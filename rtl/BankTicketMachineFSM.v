==> flow/design.v <==
module BankTicketMachineFSM (
    input clk,
    input rst_n,
    input [2:0] service_ButtonPress,  
    input [3:0] officer_ButtonPress,    
    output reg [6:0] Tickernum,   
    output reg [1:0] Desknum,    
    output reg [15:0] ticket_WaitingCustomers,   
    output reg [2:0] ticket_ServiceType  
    );
parameter IDLE = 3'b001;
parameter SERVICE = 3'b010;   
parameter DISPLAY = 3'b100;   
parameter General_Serivces = 3'b001;
parameter Loan_Services = 3'b010;
parameter Coustemer_Service = 3'b100;
parameter Officer1 = 4'b0001;
parameter Officer2 = 4'b0010;
parameter Officer3 = 4'b0100;
parameter Officer4 = 4'b1000;
reg [2:0] service_ButtonPress_reg;
reg [3:0] officer_ButtonPress_reg;
reg [15:0] queuingNumber[2:0];  
reg [2:0] state, nextState;  
always @(posedge clk or negedge rst_n) begin
    if(!rst_n)begin
        service_ButtonPress_reg <= 'b0;
        officer_ButtonPress_reg <= 'b0;
    end
    else begin
        service_ButtonPress_reg <= service_ButtonPress;
        officer_ButtonPress_reg <= officer_ButtonPress;
    end
end
always @(posedge clk or negedge rst_n) begin
    if (!rst_n) begin
        state <= IDLE;  
    end 
    else begin
        state <= nextState;  
    end
end
always @(*)begin
    if(!rst_n)begin
        nextState <= IDLE;
    end
    else begin
        if(service_ButtonPress!=3'b000)begin
            nextState <= SERVICE;
        end
        else if (officer_ButtonPress!=4'b0000) begin
            nextState <= DISPLAY;
        end
        else begin
            nextState <= IDLE;
        end
    end
end
always@(posedge clk or negedge rst_n)begin
    if (!rst_n) begin
        Tickernum <= 'b0;
        Desknum <= 'b0;
        ticket_WaitingCustomers <= 'b0;
        ticket_ServiceType <= 'b0;
        queuingNumber[0] <= 'b0;  
        queuingNumber[1] <= 'b0;  
        queuingNumber[2] <= 'b0;  
    end
    else begin
        case(state)
        IDLE:begin
            Tickernum <= Tickernum;
            Desknum <= Desknum;
            ticket_WaitingCustomers <= ticket_WaitingCustomers;
            ticket_ServiceType <= ticket_ServiceType;
            queuingNumber[0] <= queuingNumber[0];  
            queuingNumber[1] <= queuingNumber[1];  
            queuingNumber[2] <= queuingNumber[2];  
        end
        SERVICE:begin
            case(service_ButtonPress_reg)
                General_Serivces:begin
                    queuingNumber[0] <= queuingNumber[0] + 1'b1;
                    ticket_WaitingCustomers <= queuingNumber[0];
                    ticket_ServiceType <= General_Serivces;
                end
                Loan_Services:begin
                    queuingNumber[1] <= queuingNumber[1] + 1'b1;
                    ticket_WaitingCustomers <= queuingNumber[1];
                    ticket_ServiceType <= Loan_Services;
                end
                Coustemer_Service:begin
                    queuingNumber[2] <= queuingNumber[2] + 1'b1;
                    ticket_WaitingCustomers <= queuingNumber[2];
                    ticket_ServiceType <= Coustemer_Service;
                end
                default:begin
                    ticket_WaitingCustomers <= ticket_WaitingCustomers;
                    ticket_ServiceType <= ticket_ServiceType;
                end
            endcase
        end
        DISPLAY:begin
            case(officer_ButtonPress_reg)
                Officer1:begin
                    Desknum <= 2'd0;
                    if(queuingNumber[0]>0)begin
                        queuingNumber[0]<=queuingNumber[0]-1'b1;
                        Tickernum <= Tickernum + 1'b1;
                    end
                    else if(queuingNumber[1]>0)begin
                        queuingNumber[1]<=queuingNumber[1]-1'b1;
                        Tickernum <= Tickernum + 1'b1;
                    end
                    else if(queuingNumber[2]>0)begin
                        queuingNumber[2]<=queuingNumber[2]-1'b1;
                        Tickernum <= Tickernum + 1'b1;
                    end
                    else begin
                        Tickernum <= Tickernum;
                    end
                end
                Officer2:begin
                    Desknum <= 2'd1;
                    if(queuingNumber[1]>0)begin
                        queuingNumber[1]<=queuingNumber[1]-1'b1;
                        Tickernum <= Tickernum + 1'b1;
                    end
                    else if(queuingNumber[2]>0)begin
                        queuingNumber[2]<=queuingNumber[2]-1'b1;
                        Tickernum <= Tickernum + 1'b1;
                    end
                    else if(queuingNumber[2]>0)begin
                        queuingNumber[0]<=queuingNumber[0]-1'b1;
                        Tickernum <= Tickernum + 1'b1;
                    end
                    else begin
                        Tickernum <= Tickernum;
                    end
                end
                Officer3:begin
                    Desknum <= 2'd2;
                    if(queuingNumber[2]>0)begin
                        queuingNumber[2]<=queuingNumber[2]-1'b1;
                        Tickernum <= Tickernum + 1'b1;
                    end
                    else if(queuingNumber[0]>0)begin
                        queuingNumber[0]<=queuingNumber[0]-1'b1;
                        Tickernum <= Tickernum + 1'b1;
                    end
                    else if(queuingNumber[1]>0)begin
                        queuingNumber[1]<=queuingNumber[1]-1'b1;
                        Tickernum <= Tickernum + 1'b1;
                    end
                    else begin
                        Tickernum <= Tickernum;
                    end
                end
                Officer4:begin
                    if(queuingNumber[0]>0)begin
                        queuingNumber[0]<=queuingNumber[0]-1'b1;
                        Tickernum <= Tickernum + 1'b1;
                    end
                    else if(queuingNumber[2]>0)begin
                        queuingNumber[2]<=queuingNumber[2]-1'b1;
                        Tickernum <= Tickernum + 1'b1;
                    end
                    else if(queuingNumber[2]>0)begin
                        queuingNumber[1]<=queuingNumber[1]-1'b1;
                        Tickernum <= Tickernum + 1'b1;
                    end
                    else begin
                        Tickernum <= Tickernum;
                    end
                end
                default:begin
                    Tickernum <= Tickernum;
                    Desknum <= Desknum;
                end
            endcase
        end
        endcase
    end
end
endmodule
# From RTL to reports: BankTicketMachineFSM
# What the tools print for BankTicketMachineFSM, step after step.
# Lines are those of the file above, counted from 1.
# The mark -- stands for no value.
# setup
top_module,BankTicketMachineFSM
clk_port,clk
cell_library,sky130hd
pvt_corner,tt_025C_1v80

# Elaborated design
# Source: Yosys, flattened and elaborated. Widths are those after wreduce. Registers that Yosys merges into a memory's read port (data or address) are not register bits. Print and check cells do not count. Equal cells are merged and count once.
# word_totals
elab_cells,84
reg_bits,86
input_bits,9
out_inout_bits,28
# op_classes
eq_ne,19
n_mux,32
n_addsub,7
compare,3
n_reduce_logical,13
# ops
op,count
2-to-1 mux 16 bit,12
parallel mux 16 bit (select 2 bit),4
parallel mux 16 bit (select 3 bit),2
parallel mux 16 bit (select 4 bit),1
2-to-1 mux 7 bit,7
adder 16 x 1 -> 16 bit (second input constant),3
subtractor 16 x 1 -> 16 bit (second input constant),3
greater-than comparator 16 x 1 -> 1 bit (second input constant),3
parallel mux 7 bit (select 4 bit),1
inequality test 4 bit (second input constant),3
inequality test 3 bit (second input constant),3
nonzero test 3 bit,3
parallel mux 3 bit (select 3 bit),1
2-to-1 mux 3 bit,3
AND reduction 4 bit,2
nonzero test 4 bit,2
adder 7 x 1 -> 7 bit (second input constant),1
inequality test 2 bit (second input constant),3
== test 3 x 2 -> 1 bit (second input constant),2
== test 3 bit (second input constant),2
parallel mux 2 bit (select 3 bit),1
inequality test 5 bit (second input constant),1
AND reduction 5 bit,1
AND reduction 2 bit,2
== test 4 x 1 -> 1 bit (second input constant),1
== test 4 x 2 -> 1 bit (second input constant),1
== test 4 x 3 -> 1 bit (second input constant),1
== test 4 bit (second input constant),1
# Other operator kinds: 4; their cells: 4.

# Depth
# Depth = most cells in a row (Yosys ltp): at word level without a register or memory, in the mapped netlist without a sequential cell, where the memories' decode and read muxes count.
# logic_depth
word_depth,6
ABC_AREA,0
ltp_mapped,11
ltp_nobuf,8

# After synthesis
# Source: synth_stat.txt of the flow (Yosys; design flattened, memories mapped). It holds for the ABC_AREA given above (unset counts as 0); a run with the other value may have another netlist.
# Totals and module areas in this step are rounded.
# by_type
cell,count,type_area_um2
sky130_fd_sc_hd__dfrtp_1,85,2127.04
sky130_fd_sc_hd__ha_1,43,538.016
sky130_fd_sc_hd__o21ai_0,56,280.269
sky130_fd_sc_hd__nand2_1,68,255.245
sky130_fd_sc_hd__nor2_1,58,217.709
sky130_fd_sc_hd__xnor2_1,21,183.926
sky130_fd_sc_hd__mux2_2,16,180.173
sky130_fd_sc_hd__a21oi_1,33,165.158
sky130_fd_sc_hd__xor2_1,17,148.893
sky130_fd_sc_hd__o22a_1,14,122.618
sky130_fd_sc_hd__nor3_1,19,95.091
sky130_fd_sc_hd__o22ai_1,15,93.84
sky130_fd_sc_hd__a21o_1,12,90.086
sky130_fd_sc_hd__nor4_1,14,87.584
sky130_fd_sc_hd__clkbuf_1,22,82.579
sky130_fd_sc_hd__nand3_1,15,75.072
sky130_fd_sc_hd__nand2b_1,11,68.816
sky130_fd_sc_hd__inv_1,18,67.565
# Not listed: further types 54, cells in them 142.
# mapped
mapped_area_mm2,0.0061
ff_cells,85
buffers,27
stdcells,679
seq_area_mm2,0.0021

# Timing after synthesis
# Source: OpenSTA report_checks on the synthesized netlist (no wires, ideal clock, input and output delay 20% of the period each), path of least setup slack; recovery checks are left aside. Register names are those of the netlist, which keeps one name where synthesis merged equal registers.
# synth_path
kind,register to register
startpoint,register state[1]
endpoint,register queuingNumber[0][15]
path_buffers,0
tclk_ns,6.71
arrival_ns,3.496
path_stages,9
path_delay_ns,3.635
required_ns,6.571
setup_time_ns,0.139
launch_ns,0.000
slack_ns,3.075
period_less_setup_slack_ns,3.635
# "path_delay_ns" is the arrival time less input delay plus setup time.
# "path_stages": output pins that drive a net of the path, with the launching flip-flop's if there is one; two outputs of one cell count as two.
# "period_less_setup_slack_ns" = period - worst setup slack (recovery checks aside). The figure is calculated, with input and output delays left at 20% of the set period.
# The rows between start and end are the longest chain of elaborated cells between them; the timing report does not say that the signal goes this way. Where chains are equally long, one stands for them.
# A line is the first line of the expression or statement that the cell stems from. Yosys adds cells for indexed reads and writes and turns some case tables into memories.
# At most two assigning lines are given for a register; there are more.
# synth_via
cell_sequence,sky130_fd_sc_hd__dfrtp_1 sky130_fd_sc_hd__ha_1 sky130_fd_sc_hd__o21ai_0 sky130_fd_sc_hd__o21ai_2 sky130_fd_sc_hd__a2111oi_4 sky130_fd_sc_hd__nor3_2 sky130_fd_sc_hd__o41ai_4 sky130_fd_sc_hd__mux2i_1 sky130_fd_sc_hd__or4_1
elab_chain_cells,3
cone_cells,8
cone_lines,1
cone_classes,5 x eq/ne; 1 x mux; 2 x reduce/logical
# synth_rtl
item,line_no,rtl
from (decl),24,"reg [2:0] state, nextState;"
from (assign),37,state <= IDLE;
from (assign),40,state <= nextState;
== test 3 bit,70,case(state)
inequality test 4 bit,--,
AND reduction 4 bit,--,
to (assign),76,queuingNumber[0] <= queuingNumber[0];
to (assign),83,queuingNumber[0] <= queuingNumber[0] + 1'b1;
to (decl),23,reg [15:0] queuingNumber[2:0];

# Timing after layout
# Path of least setup slack in the final report of run 1 (OpenROAD, finished layout, wires in). Where an end is a register, its clock arrival counts in the times.
# layout_path
kind,register to register
startpoint,register state[1]
endpoint,register queuingNumber[0][15]
launch_ns,0.35
slack_ns,1.10
path_buffers,0
path_stages,9
setup_time_ns,0.13
arrival_ns,3.46
tclk_ns,4.33
required_ns,4.55
# The rows between start and end are the longest chain of elaborated cells between them; the timing report does not say that the signal goes this way. Where chains are equally long, one stands for them.
# At most two assigning lines are given for a register; there are more.
# layout_via
cell_sequence,sky130_fd_sc_hd__dfrtp_2 sky130_fd_sc_hd__ha_1 sky130_fd_sc_hd__o21ai_0 sky130_fd_sc_hd__o21ai_2 sky130_fd_sc_hd__a2111oi_4 sky130_fd_sc_hd__nor3_2 sky130_fd_sc_hd__o41ai_4 sky130_fd_sc_hd__mux2i_1 sky130_fd_sc_hd__or4_1
elab_chain_cells,3
cone_cells,8
cone_lines,1
cone_classes,5 x eq/ne; 1 x mux; 2 x reduce/logical
# layout_rtl
item,line_no,rtl
from (decl),24,"reg [2:0] state, nextState;"
from (assign),37,state <= IDLE;
from (assign),40,state <= nextState;
== test 3 bit,70,case(state)
inequality test 4 bit,--,
AND reduction 4 bit,--,
to (assign),76,queuingNumber[0] <= queuingNumber[0];
to (assign),83,queuingNumber[0] <= queuingNumber[0] + 1'b1;
to (decl),23,reg [15:0] queuingNumber[2:0];

# Settings and measured results of 2 stored flow runs for module BankTicketMachineFSM (sky130hd), not sorted in any way. The constraints put input and output delay at 20% of the set period each and load the outputs with 0.01 pF.
# "clock_period_reached_ns" is the run's clock period less its worst setup slack. It is reckoned from that one timing run; input and output delays stay at 20% of the period that was set.
# "final_power_mw" rests on the timing tool's default activity at the inputs, not on a simulated workload.
# The measured numbers are rounded.
# Among the settings, . means not set for that run.
run name,period_ns,CORE_UTILIZATION,CAP_MARGIN,CORE_MARGIN,SLEW_MARGIN,PLACE_DENSITY,CORE_ASPECT_RATIO,CELL_PAD_IN_SITES_GLOBAL_PLACEMENT,GPL_TIMING_DRIVEN,GPL_ROUTABILITY_DRIVEN,CTS_CLUSTER_SIZE,CTS_CLUSTER_DIAMETER,MAX_ROUTING_LAYER,final_power_mw,design_die_area_mm2,setup_tns_ns,setup_worst_slack_ns,clock_period_reached_ns,ys_area_mm2,layout_utilization_pct
run 1,4.33,31,20,2,20,.,.,.,.,.,.,.,.,3.9,0.021,0.000,1.1,3.235,0.0061,36
run 2,3.68,65,20,2,20,0.85,0.86,0,0,0,52,201,met4,4.3,0.01,0.000,0.21,3.471,0.0061,76
